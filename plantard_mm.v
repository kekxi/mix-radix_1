==> flow/design.v <==
`timescale 1ns / 1ps
module DFF #(parameter data_width = 12)(
    input clk,rst,
    input [data_width-1:0] d,
    output reg [data_width-1:0] q 
    );
    always@(posedge clk or posedge rst)
    begin
      if(rst)
        q <= 0;
      else
        q <= d;
    end
endmodule
module shift_6 #(parameter data_width = 12)(
    input [data_width-1:0] din,
	input rst,clk,
	output wire [data_width-1:0] dout
	);
	reg [data_width-1:0] t0,t1,t2,t3,t4,t5;
	always@(posedge clk or posedge rst)
	begin
	  if(rst) begin
	    t0 <= 0; t1 <= 0; t2 <= 0; t3 <= 0; t4 <= 0;
	    t5 <= 0;
	    end
	  else begin
	    t0 <= din;
	    t1 <= t0; t2 <= t1; t3 <= t2; t4 <= t3;
	    t5 <= t4;
	  end
	end
	assign dout = t5;
endmodule
module shift_7 #(parameter data_width = 12)(
    input [data_width-1:0] din,
	input rst,clk,
	output wire [data_width-1:0] dout
	);
	reg [data_width-1:0] t0,t1,t2,t3,t4,t5,t6;
	always@(posedge clk or posedge rst)
	begin
	  if(rst) begin
	    t0 <= 0; t1 <= 0; t2 <= 0; t3 <= 0; t4 <= 0;
	    t5 <= 0; t6 <= 0;
	    end
	  else begin
	    t0 <= din;
	    t1 <= t0; t2 <= t1; t3 <= t2; t4 <= t3;
	    t5 <= t4; t6 <= t5;
	  end
	end
	assign dout = t6;
endmodule
module shift_8 #(parameter data_width = 12)(
    input [data_width-1:0] din,
	input rst,clk,
	output wire [data_width-1:0] dout
	);
	reg [data_width-1:0] t0,t1,t2,t3,t4,t5,t6,t7;
	always@(posedge clk or posedge rst)
	begin
	  if(rst) begin
	    t0 <= 0; t1 <= 0; t2 <= 0; t3 <= 0; t4 <= 0;
	    t5 <= 0; t6 <= 0; t7 <= 0;
	    end
	  else begin
	    t0 <= din;
	    t1 <= t0; t2 <= t1; t3 <= t2; t4 <= t3;
	    t5 <= t4; t6 <= t5; t7 <= t6;
	  end
	end
	assign dout = t7;
endmodule
module shift_9 #(parameter data_width = 12)(
    input [data_width-1:0] din,
	input rst,clk,
	output wire [data_width-1:0] dout
	);
	reg [data_width-1:0] t0,t1,t2,t3,t4,t5,t6,t7,t8;
	always@(posedge clk or posedge rst)
	begin
	  if(rst) begin
	    t0 <= 0; t1 <= 0; t2 <= 0; t3 <= 0; t4 <= 0;
	    t5 <= 0; t6 <= 0; t7 <= 0; t8 <= 0;
	    end
	  else begin
	    t0 <= din;
	    t1 <= t0; t2 <= t1; t3 <= t2; t4 <= t3;
	    t5 <= t4; t6 <= t5; t7 <= t6; t8 <= t7;
	  end
	end
	assign dout = t8;
endmodule
module shift_3 #(parameter data_width = 12)(
    input [data_width-1:0] din,
	input rst,clk,
	output wire [data_width-1:0] dout
	);
	reg [data_width-1:0] t0,t1,t2;
	always@(posedge clk or posedge rst)
	begin
	  if(rst) begin
	    t0 <= 0; t1 <= 0; t2 <= 0; 
	    end
	  else begin
	    t0 <= din;
	    t1 <= t0; t2 <= t1; 
	  end
	end
	assign dout = t2;
endmodule
module shift_4 #(parameter data_width = 12)(
    input [data_width-1:0] din,
	input rst,clk,
	output wire [data_width-1:0] dout
	);
	reg [data_width-1:0] t0,t1,t2,t3;
	always@(posedge clk or posedge rst)
	begin
	  if(rst) begin
	    t0 <= 0; t1 <= 0; t2 <= 0; t3 <= 0;
	    end
	  else begin
	    t0 <= din;
	    t1 <= t0; t2 <= t1; t3 <= t2;
	  end
	end
	assign dout = t3;
endmodule
module shift_13 #(parameter data_width = 12)(
    input [data_width-1:0] din,
	input rst,clk,
	output wire [data_width-1:0] dout
	);
	reg [data_width-1:0] t0,t1,t2,t3,t4,t5,t6;
	reg [data_width-1:0] t7,t8,t9,t10,t11,t12;
	always@(posedge clk or posedge rst)
	begin
	  if(rst) begin
	    t0 <= 0; t1 <= 0; t2 <= 0; t3 <= 0; t4 <= 0;
	    t5 <= 0; t6 <= 0; t7 <= 0; t8 <= 0; t9 <= 0;
	    t10 <= 0; t11 <= 0; t12 <= 0; end
	  else begin
	    t0 <= din;
	    t1 <= t0; t2 <= t1; t3 <= t2; t4 <= t3;
	    t5 <= t4; t6 <= t5; t7 <= t6; t8 <= t7;
	    t9 <= t8; t10 <= t9; t11 <= t10; t12 <= t11;
	  end
	end
	assign dout = t12;
endmodule
module shift_14 #(parameter data_width = 12)(
    input [data_width-1:0] din,
	input rst,clk,
	output wire [data_width-1:0] dout
	);
	reg [data_width-1:0] t0,t1,t2,t3,t4,t5,t6;
	reg [data_width-1:0] t7,t8,t9,t10,t11,t12,t13;
	always@(posedge clk or posedge rst)
	begin
	  if(rst) begin
	    t0 <= 0; t1 <= 0; t2 <= 0; t3 <= 0; t4 <= 0;
	    t5 <= 0; t6 <= 0; t7 <= 0; t8 <= 0; t9 <= 0;
	    t10 <= 0; t11 <= 0; t12 <= 0; t13 <= 0; end
	  else begin
	    t0 <= din;
	    t1 <= t0; t2 <= t1; t3 <= t2; t4 <= t3;
	    t5 <= t4; t6 <= t5; t7 <= t6; t8 <= t7;
	    t9 <= t8; t10 <= t9; t11 <= t10; t12 <= t11; t13 <= t12;
	  end
	end
	assign dout = t13;
endmodule
module plantard_mm #(parameter data_width = 12)(
    input clk,rst,
    input [data_width-1:0] A_in, 
    output wire [data_width-1:0]  C_out
    );
    parameter BR = 38'd140307922925;
    parameter BR_shift = 26'd50397165;
    parameter R = 26'd61403905;
    parameter q = 12'd3329;
    parameter c_mod = 12'd447;
    wire [36:0] mul1; 
    wire [36:0] mul1_q; 
    wire [12:0] mul1_shift; 
    wire [24:0] mul2;  
    wire [24:0] mul2_q;  
    wire [25:0] add;
    wire [25:0] add_q;
    wire [23:0] C;
    wire [11:0] c_out;
    wire [11:0] c_d;
    assign mul1 = BR_shift * A_in;
    DFF #(.data_width(37)) d1(.clk(clk),.rst(rst),.d(mul1),.q(mul1_q));
    assign mul1_shift = mul1_q[25:13];
    assign mul2 = mul1_shift * q;
    DFF #(.data_width(25)) d2(.clk(clk),.rst(rst),.d(mul2),.q(mul2_q));
    assign add = mul2_q + q;
    DFF #(.data_width(26)) d3(.clk(clk),.rst(rst),.d(add),.q(add_q));
    assign C = add_q[25:13] *c_mod;
    assign c_out = C % q;
    assign c_d = (c_out == q) ? 0:c_out;
    DFF #(.data_width(24)) d4(.clk(clk),.rst(rst),.d(c_d),.q(C_out));
endmodule
======== From RTL to reports: plantard_mm ========
The steps from the RTL of plantard_mm to its reports follow in flow order.
Line numbers count from 1 in the design file above.
Library cell names are shortened.
Not given: -
inputs
  design top .............................. plantard_mm
  clock ................................... clk
  library ................................. sky130hd
  corner .................................. tt_025C_1v80

======== Elaborated design ========
Source: Yosys, flattened and elaborated, memories not mapped. Widths are those after wreduce; folded enables and synchronous resets count as part of the registers. Registers that Yosys merges into a memory's read port (data or address) are not register bits. Print and check cells do not count. Equal cells are merged and count once.
storage and ports
  register bits ........................... 89
  latch bits .............................. 0
  bits in writable memories ............... 0
  memory bits (read-only) ................. 0
  word width x clocked read ports ......... 0
  memories ................................ 0
  bits of input ports ..................... 14
  output and inout bits ................... 12
operators by class
  $add $sub $neg .......................... 1
  multiply operators ...................... 3
  div/mod/pow operators ................... 1
  magnitude comparators ................... 0
  equality and inequality tests ........... 1
  shift operators ......................... 0
  muxes and demuxes ....................... 1
  bitwise logic cells ..................... 0
  reduce/logical cells .................... 0
operator list
  kind                                                  count
  multiplier 26 x 12 -> 26 bit (first input constant)   1
  multiplier 13 x 12 -> 25 bit (second input constant)  1
  modulo 24 x 12 -> 24 bit (second input constant)      1
  multiplier 13 x 9 -> 22 bit (second input constant)   1
  adder 25 x 12 -> 26 bit (second input constant)       1
  equality test 12 bit (second input constant)          1
  two-way mux 12 bit                                    1

======== Depth ========
Yosys ltp: most cells in a row. Word level: on the elaborated netlist, between registers, memories and ports. Mapped: between sequential cells and ports; inverters and the memories' decode and read muxes count.
logic depth
  word-level depth ........................ 4
  ABC_AREA ................................ 0
  gate-level depth with buffers ........... 63
  gate-level depth less buffers ........... 53

======== Mapped cells and area ========
The flow's flattened synthesis, as Yosys stat reports it; memories are mapped. The netlist is that of the ABC_AREA named above (0 if unset); the other value can give another one.
The area totals of this step are shown rounded.
cells by type
  cell      count  area in all (um2)
  fa_1      138    2762.65
  ha_1      190    2377.28
  dfrtp_1   63     1.58E+03
  inv_1     259    972.182
  xnor2_1   89     779.498
  nor2_1    109    409.142
  a21oi_1   76     380.365
  xor2_1    34     297.786
  nand2_1   72     270.259
  nor3_1    46     230.221
  a21o_1    28     210.202
  o21ai_0   42     210.202
  o211ai_1  22     165.158
  nand3_1   32     160.154
  o21a_1    21     157.651
  o21bai_1  15     112.608
  a31oi_1   17     106.352
  nand2b_1  17     106.352
Other cell types: 95; their cells: 380.
synthesis totals
  mapped cells ............................ 1650
  mapped area ............................. 14000 um2
  flip-flops .............................. 63
The figures by module come from a second, unflattened synthesis with its own total; it is not the netlist above.
second synthesis, totals
  cells (unflattened synthesis) ........... 1836
  area (unflattened synthesis) ............ 17000 um2
Each row is one instance without its submodules.
by module
  module               times used  cells  area (um2)  seq. area (um2)
  plantard_mm          1           1720   14000       0.0
  DFF (data_width=37)  1           38     930         930
  DFF (data_width=26)  1           27     650         650
  DFF (data_width=25)  1           26     630         630
  DFF (data_width=24)  1           25     600         600

======== Path before layout ========
OpenSTA on the mapped netlist: ideal clock, no wires. The path of least setup slack (recovery checks aside). Input and output delay are each 20% of the period. Register names are those of the netlist, which keeps one name where synthesis merged equal registers.
path post-synthesis
  kind .................................... register to register
  start ................................... register d3.q[20]
  end ..................................... register d4.q[0]
  period .................................. 14.6 ns
  setup time .............................. 0.146 ns
  arrival time ............................ 14.376 ns
  data required time ...................... 14.454 ns
  slack ................................... 0.078 ns
  delay of the path ....................... 14.522 ns
  driving pins on the path ................ 57
  buffers on the path ..................... 4
  period reached after synthesis .......... 14.522 ns
"delay of the path" = arrival - input delay + setup time.
"driving pins on the path": output pins that drive a net of the path, with the launching flip-flop's if there is one; two outputs of one cell count as two.
"period reached after synthesis" = period - worst setup slack (recovery checks aside). The figure is calculated, with input and output delays left at 20% of the set period.
The rows between start and end are the longest chain of elaborated cells between them; the timing report does not say that the signal goes this way. Where chains are equally long, one stands for them.
A line is the first line of the expression or statement that the cell stems from. Yosys adds cells for indexed reads and writes and turns some case tables into memories.
between the ends, post-synthesis
  cells stage by stage .................... dfrtp_1 > fa_1 > inv_1 > fa_1 > inv_1 > fa_1 > inv_1 > fa_1 > inv_1 > ha_1 > buf_4 > o21ai_0 > a21oi_1 > a221o_1 > a21oi_1 > o211ai_1 > or4_1 > buf_2 > (+21 left out) > o2111a_2 > mux2_4 > a311o_1 > o211ai_2 > inv_1 > ha_1 > nor2_1 > a31oi_4 > nor3_4 > buf_4 > xnor2_1 > ha_1 > xor2_1 > nand4_1 > or4_1 > a211o_1 > o21ai_1 > a41oi_1
  cells in the longest elaborated chain ... 4
  elaborated cells between the ends (all ways) .. 4
  source lines of those cells ............. 3
  classes of those cells .................. mul: 1; div: 1; eq/ne: 1; mux: 1
RTL lines, path post-synthesis
  element                      RTL line  RTL
  from (decl)                  5         output reg [data_width-1:0] q
  from (assign)                10        q <= 0;
  from (assign)                12        q <= d;
  multiplier 13 x 9 -> 22 bit  202       assign C = add_q[25:13] *c_mod;
  modulo 24 x 12 -> 24 bit     203       assign c_out = C % q;
  equality test 12 bit         204       assign c_d = (c_out == q) ? 0:c_out;
  two-way mux 12 bit           204
  to (assign)                  10
  to (assign)                  12
  to (decl)                    5

## Implementation results

Design plantard_mm on sky130hd. What follows are 2 stored runs of the flow, each under its own settings; their order means nothing. The constraints put input and output delay at 20% of the set period each and load the outputs with 0.01 pF.

---- record 1 ----
settings
  period_ns = 15.2
  CORE_UTILIZATION = 61
  SETUP_SLACK_MARGIN = 4.23
  PLACE_DENSITY = 0.39
  CORE_MARGIN = 8
  CELL_PAD_IN_SITES_GLOBAL_PLACEMENT = 2
  TNS_END_PERCENT = 45
  CTS_CLUSTER_SIZE = 77
  CTS_CLUSTER_DIAMETER = 222
  SLEW_MARGIN = 20
  MAX_ROUTING_LAYER = met4
  CAP_MARGIN = 20
results
  not finished: placement ended with error GPL-0301

---- record 2 ----
settings
  period_ns = 11.6
  CORE_UTILIZATION = 53
  SETUP_SLACK_MARGIN = -0.26
  PLACE_DENSITY_LB_ADDON = 0.05
  CORE_ASPECT_RATIO = 0.65
  CORE_MARGIN = 3
  CELL_PAD_IN_SITES_GLOBAL_PLACEMENT = 1
  CELL_PAD_IN_SITES_DETAIL_PLACEMENT = 1
  GPL_ROUTABILITY_DRIVEN = 1
  SLEW_MARGIN = 10
  CAP_MARGIN = 20
results
  not finished: clock tree synthesis ended with error DPL-0033
