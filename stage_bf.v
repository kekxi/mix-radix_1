==> flow/design.v <==
`timescale 1ns / 1ps
module DFF #(parameter data_width = 12)(
    input clk,rst,
    input [data_width-1:0] d,
    output reg [data_width-1:0] q 
    );
    always@(posedge clk or posedge rst)
    begin
      if(rst)
        q <= 0;
      else
        q <= d;
    end
endmodule
module shift_6 #(parameter data_width = 12)(
    input [data_width-1:0] din,
	input rst,clk,
	output wire [data_width-1:0] dout
	);
	reg [data_width-1:0] t0,t1,t2,t3,t4,t5;
	always@(posedge clk or posedge rst)
	begin
	  if(rst) begin
	    t0 <= 0; t1 <= 0; t2 <= 0; t3 <= 0; t4 <= 0;
	    t5 <= 0;
	    end
	  else begin
	    t0 <= din;
	    t1 <= t0; t2 <= t1; t3 <= t2; t4 <= t3;
	    t5 <= t4;
	  end
	end
	assign dout = t5;
endmodule
module shift_7 #(parameter data_width = 12)(
    input [data_width-1:0] din,
	input rst,clk,
	output wire [data_width-1:0] dout
	);
	reg [data_width-1:0] t0,t1,t2,t3,t4,t5,t6;
	always@(posedge clk or posedge rst)
	begin
	  if(rst) begin
	    t0 <= 0; t1 <= 0; t2 <= 0; t3 <= 0; t4 <= 0;
	    t5 <= 0; t6 <= 0;
	    end
	  else begin
	    t0 <= din;
	    t1 <= t0; t2 <= t1; t3 <= t2; t4 <= t3;
	    t5 <= t4; t6 <= t5;
	  end
	end
	assign dout = t6;
endmodule
module shift_8 #(parameter data_width = 12)(
    input [data_width-1:0] din,
	input rst,clk,
	output wire [data_width-1:0] dout
	);
	reg [data_width-1:0] t0,t1,t2,t3,t4,t5,t6,t7;
	always@(posedge clk or posedge rst)
	begin
	  if(rst) begin
	    t0 <= 0; t1 <= 0; t2 <= 0; t3 <= 0; t4 <= 0;
	    t5 <= 0; t6 <= 0; t7 <= 0;
	    end
	  else begin
	    t0 <= din;
	    t1 <= t0; t2 <= t1; t3 <= t2; t4 <= t3;
	    t5 <= t4; t6 <= t5; t7 <= t6;
	  end
	end
	assign dout = t7;
endmodule
module shift_9 #(parameter data_width = 12)(
    input [data_width-1:0] din,
	input rst,clk,
	output wire [data_width-1:0] dout
	);
	reg [data_width-1:0] t0,t1,t2,t3,t4,t5,t6,t7,t8;
	always@(posedge clk or posedge rst)
	begin
	  if(rst) begin
	    t0 <= 0; t1 <= 0; t2 <= 0; t3 <= 0; t4 <= 0;
	    t5 <= 0; t6 <= 0; t7 <= 0; t8 <= 0;
	    end
	  else begin
	    t0 <= din;
	    t1 <= t0; t2 <= t1; t3 <= t2; t4 <= t3;
	    t5 <= t4; t6 <= t5; t7 <= t6; t8 <= t7;
	  end
	end
	assign dout = t8;
endmodule
module shift_3 #(parameter data_width = 12)(
    input [data_width-1:0] din,
	input rst,clk,
	output wire [data_width-1:0] dout
	);
	reg [data_width-1:0] t0,t1,t2;
	always@(posedge clk or posedge rst)
	begin
	  if(rst) begin
	    t0 <= 0; t1 <= 0; t2 <= 0; 
	    end
	  else begin
	    t0 <= din;
	    t1 <= t0; t2 <= t1; 
	  end
	end
	assign dout = t2;
endmodule
module shift_4 #(parameter data_width = 12)(
    input [data_width-1:0] din,
	input rst,clk,
	output wire [data_width-1:0] dout
	);
	reg [data_width-1:0] t0,t1,t2,t3;
	always@(posedge clk or posedge rst)
	begin
	  if(rst) begin
	    t0 <= 0; t1 <= 0; t2 <= 0; t3 <= 0;
	    end
	  else begin
	    t0 <= din;
	    t1 <= t0; t2 <= t1; t3 <= t2;
	  end
	end
	assign dout = t3;
endmodule
module shift_13 #(parameter data_width = 12)(
    input [data_width-1:0] din,
	input rst,clk,
	output wire [data_width-1:0] dout
	);
	reg [data_width-1:0] t0,t1,t2,t3,t4,t5,t6;
	reg [data_width-1:0] t7,t8,t9,t10,t11,t12;
	always@(posedge clk or posedge rst)
	begin
	  if(rst) begin
	    t0 <= 0; t1 <= 0; t2 <= 0; t3 <= 0; t4 <= 0;
	    t5 <= 0; t6 <= 0; t7 <= 0; t8 <= 0; t9 <= 0;
	    t10 <= 0; t11 <= 0; t12 <= 0; end
	  else begin
	    t0 <= din;
	    t1 <= t0; t2 <= t1; t3 <= t2; t4 <= t3;
	    t5 <= t4; t6 <= t5; t7 <= t6; t8 <= t7;
	    t9 <= t8; t10 <= t9; t11 <= t10; t12 <= t11;
	  end
	end
	assign dout = t12;
endmodule
module shift_14 #(parameter data_width = 12)(
    input [data_width-1:0] din,
	input rst,clk,
	output wire [data_width-1:0] dout
	);
	reg [data_width-1:0] t0,t1,t2,t3,t4,t5,t6;
	reg [data_width-1:0] t7,t8,t9,t10,t11,t12,t13;
	always@(posedge clk or posedge rst)
	begin
	  if(rst) begin
	    t0 <= 0; t1 <= 0; t2 <= 0; t3 <= 0; t4 <= 0;
	    t5 <= 0; t6 <= 0; t7 <= 0; t8 <= 0; t9 <= 0;
	    t10 <= 0; t11 <= 0; t12 <= 0; t13 <= 0; end
	  else begin
	    t0 <= din;
	    t1 <= t0; t2 <= t1; t3 <= t2; t4 <= t3;
	    t5 <= t4; t6 <= t5; t7 <= t6; t8 <= t7;
	    t9 <= t8; t10 <= t9; t11 <= t10; t12 <= t11; t13 <= t12;
	  end
	end
	assign dout = t13;
endmodule
module modular_add #(parameter data_width = 12) (
    input [data_width-1:0] x_add,
    input [data_width-1:0] y_add,
    output [data_width-1:0] z_add
    );
    parameter M = 12'd3329;
    wire [data_width-1:0] s;
    wire c;
    wire [data_width-1:0] d;
    wire b;
    wire sel;
    assign sel = ~((~c) & b);
    assign {c,s} = x_add + y_add;
    assign {b,d} = s - M;
    assign z_add = sel == 1? d : s;
endmodule
`timescale 1ns / 1ps
module modular_mul #(parameter data_width = 12)(
    input clk,rst,
    input [data_width-1:0] A_in, B_in,
    output wire [data_width-1:0]  P_out
    );
    parameter q0 = 13'd5039;
    parameter q = 12'd3329;
    wire [data_width*2-1:0] z; 
    wire [data_width:0] z_shift; 
    wire [data_width*2-1:0] z_q1;
    wire [data_width*2-1:0] z_q2,z_q3;
    wire [data_width*2:0] mul2; 
    wire [data_width*2:0] mul2_q;
    wire [data_width-1:0] mul2_shift;
    wire [data_width*2-1:0] mul3; 
    wire [data_width*2-1:0] mul3_q;
    wire [data_width*2-1:0] sub;
    wire [data_width:0] sub_low;
    wire sign;
    wire [data_width-1:0] sub_correct;
    wire [data_width-1:0] P_d;
    assign z = A_in * B_in;
    DFF #(.data_width(data_width*2)) d1(.clk(clk),.rst(rst),.d(z),.q(z_q1));
    assign z_shift = z_q1 >> (data_width - 1);     
    DFF #(.data_width(data_width*2)) d2(.clk(clk),.rst(rst),.d(z_q1),.q(z_q2));        
    DFF #(.data_width(data_width*2)) d3(.clk(clk),.rst(rst),.d(z_q2),.q(z_q3));                                         
    assign mul2 = z_shift * q0;
    DFF #(.data_width(data_width*2+1)) d5(.clk(clk),.rst(rst),.d(mul2),.q(mul2_q));  
   assign mul2_shift = mul2_q >> (data_width + 1); 
   assign mul3 = mul2_shift * q;
   DFF #(.data_width(data_width*2)) d6(.clk(clk),.rst(rst),.d(mul3),.q(mul3_q));  
   assign sub = z_q3 - mul3_q;
   assign sub_low = sub[data_width:0];
   assign {sign,sub_correct} = sub_low - q;
   assign P_d = sign == 1? sub_low : sub_correct;
   DFF #(.data_width(data_width)) d7(.clk(clk),.rst(rst),.d(P_d),.q(P_out));                                 
endmodule
module modular_substraction #(parameter data_width = 12)(
    input [data_width-1:0] x_sub,
    input [data_width-1:0] y_sub,
    output [data_width-1:0] z_sub
    );
    parameter M = 12'd3329;
    wire [data_width-1:0] q;
    wire c;
    wire [data_width-1:0] d;
    wire b;
    assign {b,d} = x_sub - y_sub;
    assign  q = b == 1? M : 0;
    assign {c,z_sub} = d + q;
endmodule
`timescale 1ns / 1ps
module stage_bf (
    input clk,rst,
    input [11:0] u,v,
    output [11:0] bf_upper,bf_lower
    );
    wire [11:0] u_q1,u_q5;
    wire [11:0] mux_out1,mux_out2,mux_out3; 
    wire [11:0] mux_out4,mux_out5;
    wire [11:0] v_q1;
    wire [11:0] mult_out,add_out,sub_out;
    wire [11:0] add_out_q1,sub_out_q1;
    wire [11:0] w_q1;
    wire [11:0] sub_op1,sub_op2;
    parameter w = 12'd2285;
    DFF #(.data_width(12))  dff_u(.clk(clk),.rst(rst),.d(u),.q(u_q1));
    shift_4 #(.data_width(12)) shf_u (.clk(clk),.rst(rst),.din(u_q1),.dout(u_q5));
    assign mux_out1 = u_q5;
    DFF #(.data_width(12))  dff_v(.clk(clk),.rst(rst),.d(v),.q(v_q1));
    assign mux_out3 = v_q1;
    modular_mul mult_pe0(.clk(clk),.rst(rst),.A_in(mux_out3),.B_in(mux_out4),.P_out(mult_out));
    assign mux_out2 =  mult_out;
    DFF #(.data_width(12)) dff_w1(.clk(clk),.rst(rst),.d(w),.q(w_q1));
    assign mux_out4 = w_q1;
    assign mux_out5 = mult_out;
    assign sub_op1 = mux_out1;
    assign sub_op2 = mux_out5;
    modular_substraction #(.data_width(12)) sub(.x_sub(sub_op1),.y_sub(sub_op2),.z_sub(sub_out)); 
    shift_7 dff_sub(.clk(clk),.rst(rst),.din(sub_out),.dout(sub_out_q1));   
    modular_add #(.data_width(12)) add(
               .x_add(mux_out1),
               .y_add(mux_out2),
               .z_add(add_out));
    shift_7 dff_add(.clk(clk),.rst(rst),.din(add_out),.dout(add_out_q1));
    assign bf_lower = add_out_q1;
    assign bf_upper = sub_out_q1;                                                                                                                                             
endmodule
## Tool chain data of stage_bf

The steps from the RTL of stage_bf to its reports follow in flow order.
Line numbers count from 1 in the design file above.
Operators: Yosys type, input widths -> output width; for muxes data width and select width s.
Cell names lack the library's common part.
A cell with - has no value.

| inputs | value |
|---|---|
| top | stage_bf |
| clock input | clk |
| standard-cell library | sky130hd |
| corner | tt_025C_1v80 |

## Word level

Counts by Yosys on the flattened word-level netlist (proc, flatten, opt, wreduce; memories kept). Register bits leave out memories and registers merged into their read ports (data or address); mux counts leave out enables and synchronous resets folded into registers. Print and check cells are left out. Cells with the same type and inputs are merged into one.

| bit counts | value |
|---|---|
| flip-flop bits (word level) | 341 |
| output and inout bits | 24 |
| elaborated cells | 41 |

| cells by class | value |
|---|---|
| multipliers | 3 |
| multiplexer cells | 3 |
| bitwise gates (word level) | 2 |
| add/subtract/negate cells | 6 |

Operators by type and width:

| operator | number |
|---|---|
| $mul 13x13->25 const B | 1 |
| $mul 12x12->24 | 1 |
| $mul 12x12->13 const B | 1 |
| $mux 12 | 3 |
| $add 12x12->13 | 1 |
| $sub 12x12->13 | 1 |
| $sub 12x12->13 const B | 1 |
| $sub 13x12->13 const B | 1 |
| $sub 13x13->13 | 1 |
| $add 12x12->12 | 1 |
| $and 1x1->1 | 1 |
| $not 1->1 | 1 |

## Logic depth

Yosys ltp: most cells in a row. Word level: on the elaborated netlist, between registers, memories and ports. Mapped: between sequential cells and ports; inverters and the memories' decode and read muxes count.

| depth | value |
|---|---|
| depth in word-level cells | 4 |
| ABC_AREA | 0 |
| mapped depth | 21 |

## Mapped cells and area

The flow's flattened synthesis, as Yosys stat reports it; memories are mapped. The netlist is that of the ABC_AREA named above (0 if unset); the other value can give another one.
The area totals of this step are shown rounded.

Cell types:

| cell | number | total area (um^2) |
|---|---|---|
| dfrtp_1 | 328 | 8.21E+03 |
| ha_1 | 193 | 2.41E+03 |
| fa_1 | 108 | 2.16E+03 |
| inv_1 | 238 | 893.357 |
| xnor2_1 | 65 | 569.296 |
| xor2_1 | 36 | 315.302 |
| nor2_1 | 53 | 198.941 |
| o21ai_0 | 34 | 170.163 |
| a21oi_1 | 33 | 165.158 |
| and2_1 | 26 | 162.656 |
| nand2_1 | 29 | 108.854 |
| and3_1 | 16 | 100.096 |
| a21o_1 | 13 | 97.594 |
| nor2b_1 | 15 | 93.84 |
| nor3_1 | 16 | 80.077 |
| a31oi_1 | 11 | 68.816 |
| nand3_1 | 13 | 65.062 |
| nand4_1 | 9 | 56.304 |

Not listed: further types 41, cells in them 86.

| synthesis totals | value |
|---|---|
| flip-flops | 328 |
| standard cells after synthesis | 1322 |
| mapped area | 0.0166 mm^2 |
| sequential area | 0.00821 mm^2 |
| buffers | 10 |

By module: a second synthesis without flattening, with its own total; a netlist apart from the flattened one above.

| second synthesis, totals | value |
|---|---|
| cell total of the unflattened synthesis | 1890 |
| area (unflattened synthesis) | 0.0222 mm^2 |

Rows give one instance, submodules left out.

By module:

| module | area (mm^2) | cells | times used | sequential area (mm^2) |
|---|---|---|---|---|
| modular_mul | 0.0104 | 1216 | 1 | 0 |
| shift_7 | 0.00211 | 85 | 2 | 0.0021 |
| DFF #(data_width=24) | 0.000604 | 25 | 4 | 0.000601 |
| DFF #(data_width=12) | 0.000304 | 13 | 4 | 0.0003 |
| shift_4 #(data_width=12) | 0.0012 | 49 | 1 | 0.0012 |
| modular_add #(data_width=12) | 0.0012 | 153 | 1 | 0 |
| modular_substraction #(data_width=12) | 0.000877 | 122 | 1 | 0 |
| DFF #(data_width=25) | 0.000629 | 26 | 1 | 0.000626 |
| stage_bf | 0.0000075 | 2 | 1 | 0 |

## Timing after synthesis

Source: OpenSTA report_checks on the synthesized netlist (no wires, ideal clock, input and output delay 20% of the period each), path of least setup slack; recovery checks are left aside. Register names are those of the netlist, which keeps one name where synthesis merged equal registers.

| timing path post-synthesis | value |
|---|---|
| path type | register -> register |
| start | register dff_w1.q[0] |
| end | register mult_pe0.d1.q[22] |
| setup time | 0.080 ns |
| setup slack | 3.334 ns |
| launch time at the first pin | 0.000 ns |
| period | 8.48 ns |
| stages | 20 |
| arrival | 5.066 ns |
| delay of the path | 5.146 ns |
| required time | 8.400 ns |
| period reached after synthesis | 5.146 ns |

"delay of the path" = arrival - input delay + setup time.
"stages" counts driving pins, that of a launching flip-flop among them; a cell with two outputs on the path counts twice.
"period reached after synthesis" is the clock period less the worst setup slack; recovery checks do not enter. This is arithmetic on one report: input and output delays are still those of the set period (20% each).
The rows between start and end are the longest chain of elaborated cells between them; the timing report does not say that the signal goes this way. Where chains are equally long, one stands for them.
A line is the first line of the expression or statement that the cell stems from. Yosys adds cells for indexed reads and writes and turns some case tables into memories.

| on the way, post-synthesis | value |
|---|---|
| path through | dfrtp_1 > clkbuf_1 > nand2_1 > inv_1 > ha_1 > fa_1 > fa_1 > fa_1 > inv_1 > fa_1 > inv_1 > ha_1 > a21o_1 > a21o_1 > a21oi_1 > o21ai_0 > a211o_1 > a31o_2 > a21oi_1 > xnor2_1 |
| length of the longest elaborated chain | 1 |
| elaborated cells between the ends (all ways) | 1 |
| RTL lines with such cells | 1 |
| those cells by class | 1 x mul |

Ends and longest elaborated chain, post-synthesis:

| element | line | source |
|---|---|---|
| start, declared | 5 | `output reg [data_width-1:0] q` |
| start, assigned | 10 | `q <= 0;` |
| start, assigned | 12 | `q <= d;` |
| $mul 12x12->24 | 213 | `assign z = A_in * B_in;` |
| end, assigned | 10 |  |
| end, assigned | 12 |  |
| end, declared | 5 |  |

## Path in the finished layout

From the final timing report of run 1: the path of least setup slack in the routed layout; clock arrival at registers is part of the times.

| timing path post-layout | value |
|---|---|
| path type | register -> register |
| start | register mult_pe0.d1.q[19] |
| end | register mult_pe0.d5.q[24] |
| launch time at the first pin | 0.51 ns |
| setup slack | -0.27 ns |
| arrival | 5.55 ns |
| period | 4.85 ns |
| setup time | 0.07 ns |
| required time | 5.29 ns |
| stages | 18 |

The rows between start and end are the longest chain of elaborated cells between them; the timing report does not say that the signal goes this way. Where chains are equally long, one stands for them.

| on the way, post-layout | value |
|---|---|
| path through | dfrtp_2 > fa_1 > fa_1 > ha_4 > fa_1 > inv_1 > fa_1 > inv_1 > ha_4 > a21o_1 > a21oi_4 > nor2b_4 > o41ai_4 > a31oi_2 > or4_4 > a31o_4 > a21oi_2 > xnor2_1 |
| length of the longest elaborated chain | 1 |
| elaborated cells between the ends (all ways) | 1 |
| RTL lines with such cells | 1 |
| those cells by class | 1 x mul |

Ends and longest elaborated chain, post-layout:

| element | line | source |
|---|---|---|
| start, declared | 5 | `output reg [data_width-1:0] q` |
| start, assigned | 10 | `q <= 0;` |
| start, assigned | 12 | `q <= d;` |
| $mul 13x13->25 | 218 | `assign mul2 = z_shift * q0;` |
| end, assigned | 10 |  |
| end, assigned | 12 |  |
| end, declared | 5 |  |

Lab notebook: stage_bf

Settings and measured results of 2 stored flow runs for module stage_bf (sky130hd), not sorted in any way. The constraints put input and output delay at 20% of the set period each and load the outputs with 0.01 pF.
"clock period achieved" means the clock period less the worst setup slack. The figure is calculated, with input and output delays left at 20% of the set period.
"worst setup path time" is the time allowed to the run's worst setup path (the clock period less input and output delay, where it has them) less its slack. Clock arrival times count: a late capture clock shortens it, a late launch clock lengthens it.
Values from the reports are rounded here.
Settings: . = not set for that run.
Results: . = not shown.

| stored run | period_ns | CORE_UTILIZATION | SETUP_SLACK_MARGIN | PLACE_DENSITY_LB_ADDON | GPL_ROUTABILITY_DRIVEN | CTS_CLUSTER_SIZE | SLEW_MARGIN | CAP_MARGIN | CORE_MARGIN | CELL_PAD_IN_SITES_DETAIL_PLACEMENT | CTS_CLUSTER_DIAMETER | MIN_ROUTING_LAYER | setup slack of the worst path (ns) | area of the standard cells in the finished layout (mm^2) | worst setup path time (ns) | worst path kind | area of the die (mm^2) | clock period achieved (ns) | post-synthesis cell area (mm^2) | utilization in the final report | total negative setup slack (ns) | worst hold slack in the final report (ns) |
|---|---|---|---|---|---|---|---|---|---|---|---|---|---|---|---|---|---|---|---|---|---|---|
| run 1 | 4.85 | 64 | 1.1 | 0.04 | 1 | 46 | 5 | 20 | 2 | . | . | . | -0.267 | 0.0204 | 5.12 | register -> register | 0.0272 | 5.117 | 0.0166 | 0.807 | -0.582 | 0.333 |
| run 2 | 3.48 | 72 | . | 0.22 | . | . | 20 | 30 | 2 | 0 | 344 | met1 | . | . | . | . | . | . | . | . | . | . |

Run 2: no results, clock tree synthesis failed with DPL-0033
